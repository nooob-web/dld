==> flow/design.v <==
`timescale 1ns/1ns
module controller_sqrt (
    input start,input msb,input clock,input rst,output logic s,
    output logic reg_load,output logic invalid,output logic Done,output logic reset,output logic enable
);
    reg [2:0] ps,ns;
    parameter [2:0]  A = 3'd0,B = 3'd1,C = 3'd2,D = 3'd3,E = 3'd4,F = 3'd5;
    always @(*) begin
        ns = ps;
        case (ps)
            A:
                ns = (start)?B:A;
            B:
                ns = (start)?B:C; 
            C:
                ns = (msb)?F:D;
            D:
                ns = (msb)?E:D;
            E:
                ns = A;
            F:
                ns = A;
            default:
                ns = A;
        endcase
    end
    always @(*) begin
        Done = 0;
        s = 1;
        reset = 0;
        enable = 0;
        reg_load = 0;
        invalid = 0;
        case (ps)
            A:
                reset = 1;
            B:
            begin
                reset = 0;
            end
            C:
            begin
                s = 0;
                reg_load = 1;
                enable = 1;
            end
            D:
            begin
                s = 1;
                enable = 1;
                reg_load = 1;
            end
            E:
            begin
                Done = 1;
            end
            F:
                invalid = 1;
        endcase
    end
    always @(posedge clock or posedge rst) begin
        if(rst)
            ps <= A;
        else
            ps <= ns;
    end
endmodule
`timescale 1ns/1ns
module counter (input clock,input reset,input enable,output logic [7:0]count);
    always @(posedge clock or posedge reset) begin
        if(reset)
            count <= 8'd0;
        else if(enable)
            count <= count + 1;
    end
endmodule
`timescale 1ns/1ns
module  mux2to1(input s,input signed [15:0]zero,input signed [15:0]one,output signed [15:0]o);
    assign o = s?one:zero;
endmodule
`timescale 1ns/1ns
module odd_counter(input clock,input reset,input enable,output logic [15:0]count);
    always @(posedge clock or posedge reset) begin
        if(reset)
            count <= 16'd1;
        else if(enable)
                count <= count + 16'd2;
    end
endmodule
`timescale 1ns/1ns
module register(input clock,input signed [15:0]number,input enable,input reset,output logic signed[15:0]number_out);
    always @(posedge clock or posedge reset) begin
        if(reset)
            number_out <= 0;
        else if (enable) 
            number_out <= number;    
    end
endmodule
    `timescale 1ns/1ns
    module sqrt (
        input clock,input reset,input signed [15:0] N,input start,
        output logic done,output invalid,output [7:0]sqrtans
    );
        wire select;
        wire msb;
        wire rs;
        wire enable;
        wire reg_load;
        controller_sqrt control_unit_sqrt(start,msb,clock,reset,select,reg_load,invalid,done,rs,enable);
        Datapathsqrt Datapath_unit_sqrt(enable,N,clock,rs,reg_load,select,msb,sqrtans);
    endmodule
`timescale 1ns/1ns
module Datapathsqrt (
    input iter,input signed [15:0] N,input clock,input reset,
    input select,input reg_load,output msb,output logic [7:0]ISQRT
);
    wire signed [15:0] sub_out;
    wire signed [15:0] reg_in;
    wire signed [15:0] reg_out;
    wire signed [15:0] count;
    mux2to1 mux(select,N,sub_out,reg_in);
    wire reg_enable;
    wire update_enable;
    assign update_enable = iter & ~sub_out[15];
    assign reg_enable = reg_load | update_enable;
    register reg1(clock,reg_in,reg_enable,reset,reg_out);
    odd_counter odd1(clock,reset,update_enable,count);
    subtractor sub1(reg_out,count,sub_out);
    assign msb = sub_out[15];
    counter cnt(clock,reset,update_enable,ISQRT);
endmodule
`timescale 1ns/1ns
module subtractor (input signed [15:0]first_input,input signed [15:0] second_input,output signed [15:0] output_number);
    assign output_number = first_input - second_input;
endmodule
# From RTL to reports: sqrt

What the tools print for sqrt, step after step.
Lines are those of the file above, counted from 1.
Operators: Yosys type, input widths -> output width; for muxes data width and select width s.
Library cell names are shortened.
A cell with n/a has no value.

Design top: sqrt
Clock input: clock
Cell library: sky130hd
Timing corner: tt_025C_1v80

# Elaborated design

Counts by Yosys on the flattened word-level netlist (proc, flatten, opt, wreduce; memories kept). Register bits leave out memories and registers merged into their read ports (data or address); mux counts leave out enables and synchronous resets folded into registers. Print and check cells are left out. Cells with the same type and inputs are merged into one.

Flip-flop bits (word level): 43
Input bits: 19
Output and inout bits: 10
Word-level cells: 28

Add/subtract/negate cells: 3
Equality and inequality tests: 5
Multiplexer cells: 11
Bitwise operators: 3
Reduce/logical cells: 2

Operators by type and width:

| kind                  | number |
| $sub 16x16->16        | 1 |
| $add 16x2->16 const B | 1 |
| $mux 16               | 1 |
| $pmux 3 s4            | 1 |
| $add 8x1->8 const B   | 1 |
| $eq 3x2->1 const B    | 2 |
| $eq 3x3->1 const B    | 2 |
| $mux 3                | 2 |
| $mux 1                | 6 |
| $eq 3x1->1 const B    | 1 |
| $logic_not 3->1       | 1 |
| $reduce_or 2->1       | 1 |
| $mux 2                | 1 |
| $and 1x1->1           | 1 |
| $or 1x1->1            | 1 |
| $not 1->1             | 1 |

# Depth

Yosys ltp: most cells in a row. Word level: on the elaborated netlist, between registers, memories and ports. Mapped: between sequential cells and ports; inverters and the memories' decode and read muxes count.

Depth in word-level cells: 5
ABC_AREA: 0
Mapped depth: 11
Mapped depth without buffers: 10

# Netlist

Yosys stat after the flow's synthesis: flattened, memories mapped to cells. It holds for the ABC_AREA given above (unset counts as 0); a run with the other value may have another netlist.
The area totals of this step are shown rounded.

Cell count: 303
Mapped area: 2,730 um^2
Area of sequential cells: 1,130 um^2
Flip-flops: 45
Buffers: 8

Cells by type:

| cell type | number | total area (um^2) |
| dfrtp_1   | 44     | 1.1E+03 |
| xnor2_1   | 28     | 245.235 |
| ha_1      | 16     | 200.192 |
| nand2_1   | 35     | 131.376 |
| nor2_1    | 26     | 97.594 |
| a21oi_1   | 17     | 85.082 |
| inv_1     | 22     | 82.579 |
| a31oi_1   | 13     | 81.328 |
| o21ai_0   | 13     | 65.062 |
| nand3_1   | 11     | 55.053 |
| xor2_1    | 6      | 52.55 |
| a21o_1    | 6      | 45.043 |
| nor3_1    | 9      | 45.043 |
| nand4_1   | 7      | 43.792 |
| dfstp_2   | 1      | 26.275 |
| nor2b_1   | 4      | 25.024 |
| nor4_1    | 4      | 25.024 |
| a211oi_1  | 3      | 22.522 |

Not listed: further types 28, cells in them 38.
By module: a second synthesis without flattening, with its own total; a netlist apart from the flattened one above.

Cells (unflattened synthesis): 291
Area (unflattened synthesis): 3,140 um^2

Each row is one instance without its submodules.

By module:

| module          | instances | cells | area (um^2) | seq. area (um^2) |
| subtractor      | 1         | 132   | 957         | 0.0 |
| odd_counter     | 1         | 59    | 683         | 375 |
| register        | 1         | 35    | 653         | 400 |
| counter         | 1         | 27    | 345         | 200 |
| mux2to1         | 1         | 18    | 249         | 0.0 |
| controller_sqrt | 1         | 18    | 229         | 151 |
| Datapathsqrt    | 1         | 2     | 20.0        | 0.0 |
| sqrt            | 1         | 0     | 0.0         | 0.0 |

# Timing after synthesis

Source: OpenSTA report_checks on the synthesized netlist (no wires, ideal clock, input and output delay 20% of the period each), path of least setup slack; recovery checks are left aside. Register names are those of the netlist, which keeps one name where synthesis merged equal registers.

Path kind: register -> register
Start point: reg Datapath_unit_sqrt.odd1.count[8]
End point: reg Datapath_unit_sqrt.odd1.count[14]
Clock period: 2,730 ps
Library setup time: 80 ps
Launch time at the first pin: 0 ps
Data arrival time: 2,212 ps
Required time: 2,650 ps
Setup slack: 438 ps
Delay of the path: 2,292 ps
Stages: 11
Buffers on the path: 1
Period reached after synthesis: 2,292 ps

"delay of the path" is the arrival time less input delay plus setup time.
"stages": output pins that drive a net of the path, with the launching flip-flop's if there is one; two outputs of one cell count as two.
"period reached after synthesis" is the clock period less the worst setup slack; recovery checks do not enter. This is arithmetic on one report: input and output delays are still those of the set period (20% each).
Between the ends stands the longest chain of elaborated cells between them, by number of cells; it is not shown to be the way that was timed. Of several equally long chains one is given.
A line is the first line of the expression or statement that the cell stems from. Yosys adds cells for indexed reads and writes and turns some case tables into memories.

Cell sequence: dfrtp_1 inv_1 ha_1 a21oi_2 o21ai_1 a311o_1 o21ai_2 nand3_2 buf_6 nor4_1 xnor2_1
Cells in the longest elaborated chain: 3
Elaborated cells between the ends (all ways): 4
Source lines of those cells: 3
Classes of those cells: add/sub: 2; logic: 2

RTL lines, path after synthesis:

| what           | line | text |
| from (decl)    | 82   | `module odd_counter(input clock,input reset,input enable,output logic [15:0]count);` |
| from (assign)  | 85   | `count <= 16'd1;` |
| from (assign)  | 87   | `count <= count + 16'd2;` |
| $sub 16x16->16 | 134  | `assign output_number = first_input - second_input;` |
| $not 1->1      | 124  | `assign update_enable = iter & ~sub_out[15];` |
| $and 1x1->1    | 124  |  |
| to (assign)    | 85   |  |
| to (assign)    | 87   |  |
| to (decl)      | 82   |  |

# Timing after layout

From the final timing report of flow run 1: the path of least setup slack in the routed layout; clock arrival at registers is part of the times.
The report prints the path's times to 10 ps; the period is as set.

Path kind: register -> register
Start point: reg Datapath_unit_sqrt.odd1.count[1]
End point: reg Datapath_unit_sqrt.odd1.count[9]
Clock period: 3,550 ps
Library setup time: 70 ps
Launch time at the first pin: 300 ps
Data arrival time: 2,960 ps
Required time: 3,780 ps
Setup slack: 820 ps
Stages: 12
Buffers on the path: 1

Between the ends stands the longest chain of elaborated cells between them, by number of cells; it is not shown to be the way that was timed. Of several equally long chains one is given.

Cell sequence: dfrtp_1 inv_1 ha_1 a211oi_1 nor3_2 o21ai_0 nand3_1 nand3_4 clkinvlp_4 buf_4 nand4_1 xnor2_1
Cells in the longest elaborated chain: 3
Elaborated cells between the ends (all ways): 4
Source lines of those cells: 3
Classes of those cells: add/sub: 2; logic: 2

RTL lines, path after layout:

| what           | line | text |
| from (decl)    | 82   | `module odd_counter(input clock,input reset,input enable,output logic [15:0]count);` |
| from (assign)  | 85   | `count <= 16'd1;` |
| from (assign)  | 87   | `count <= count + 16'd2;` |
| $sub 16x16->16 | 134  | `assign output_number = first_input - second_input;` |
| $not 1->1      | 124  | `assign update_enable = iter & ~sub_out[15];` |
| $and 1x1->1    | 124  |  |
| to (assign)    | 85   |  |
| to (assign)    | 87   |  |
| to (decl)      | 82   |  |

FLOW RESULTS
============

Settings and measured results of 2 stored flow runs for module sqrt (sky130hd), not sorted in any way. The constraints put input and output delay at 20% of the set period each and load the outputs with 0.01 pF.
By "achieved period" is meant the clock period of the run minus its worst setup slack. This is arithmetic on one report: input and output delays are still those of the set period (20% each).
"time of the worst setup path" is the time allowed to the run's worst setup path (the clock period less input and output delay, where it has them) less its slack. Clock arrival times count: a late capture clock shortens it, a late launch clock lengthens it.
"overall power": no workload was simulated; the value follows from the tool's default switching activity.
"time of the worst setup path" is known to 10 ps.
The results are shown rounded.
A setting shown as -- is not set for that run.

| setting or result                       | flow run 1           | flow run 2           |
| period_ns                               | 3.55                 | 3.67                 |
| CORE_UTILIZATION                        | 52                   | 22                   |
| SETUP_SLACK_MARGIN                      | 0.7                  | --                   |
| PLACE_DENSITY                           | 0.9                  | 0.73                 |
| CORE_MARGIN                             | 2                    | 10                   |
| GPL_ROUTABILITY_DRIVEN                  | 1                    | --                   |
| MAX_ROUTING_LAYER                       | met5                 | met5                 |
| CAP_MARGIN                              | 20                   | 20                   |
| SLEW_MARGIN                             | 20                   | 5                    |
| CELL_PAD_IN_SITES_GLOBAL_PLACEMENT      | --                   | 2                    |
| CELL_PAD_IN_SITES_DETAIL_PLACEMENT      | --                   | 1                    |
| GPL_TIMING_DRIVEN                       | --                   | 0                    |
| CTS_CLUSTER_SIZE                        | --                   | 38                   |
| CTS_CLUSTER_DIAMETER                    | --                   | 176                  |
| chip area in the Yosys report (um^2)    | 2,730                | 2,730                |
| time of the worst setup path (ps)       | 2,730                | 2,860                |
| worst path kind                         | register -> register | register -> register |
| overall power (mW)                      | 2.77                 | 2.81                 |
| utilization (%)                         | 63.7                 | 28.1                 |
| total negative slack (ps)               | 0                    | 0                    |
| lowest setup slack (ps)                 | 822                  | 814                  |
| standard-cell area after routing (um^2) | 3,230                | 3,390                |
| achieved period (ps)                    | 2,728                | 2,856                |
| overall die area (um^2)                 | 5,840                | 17,200               |
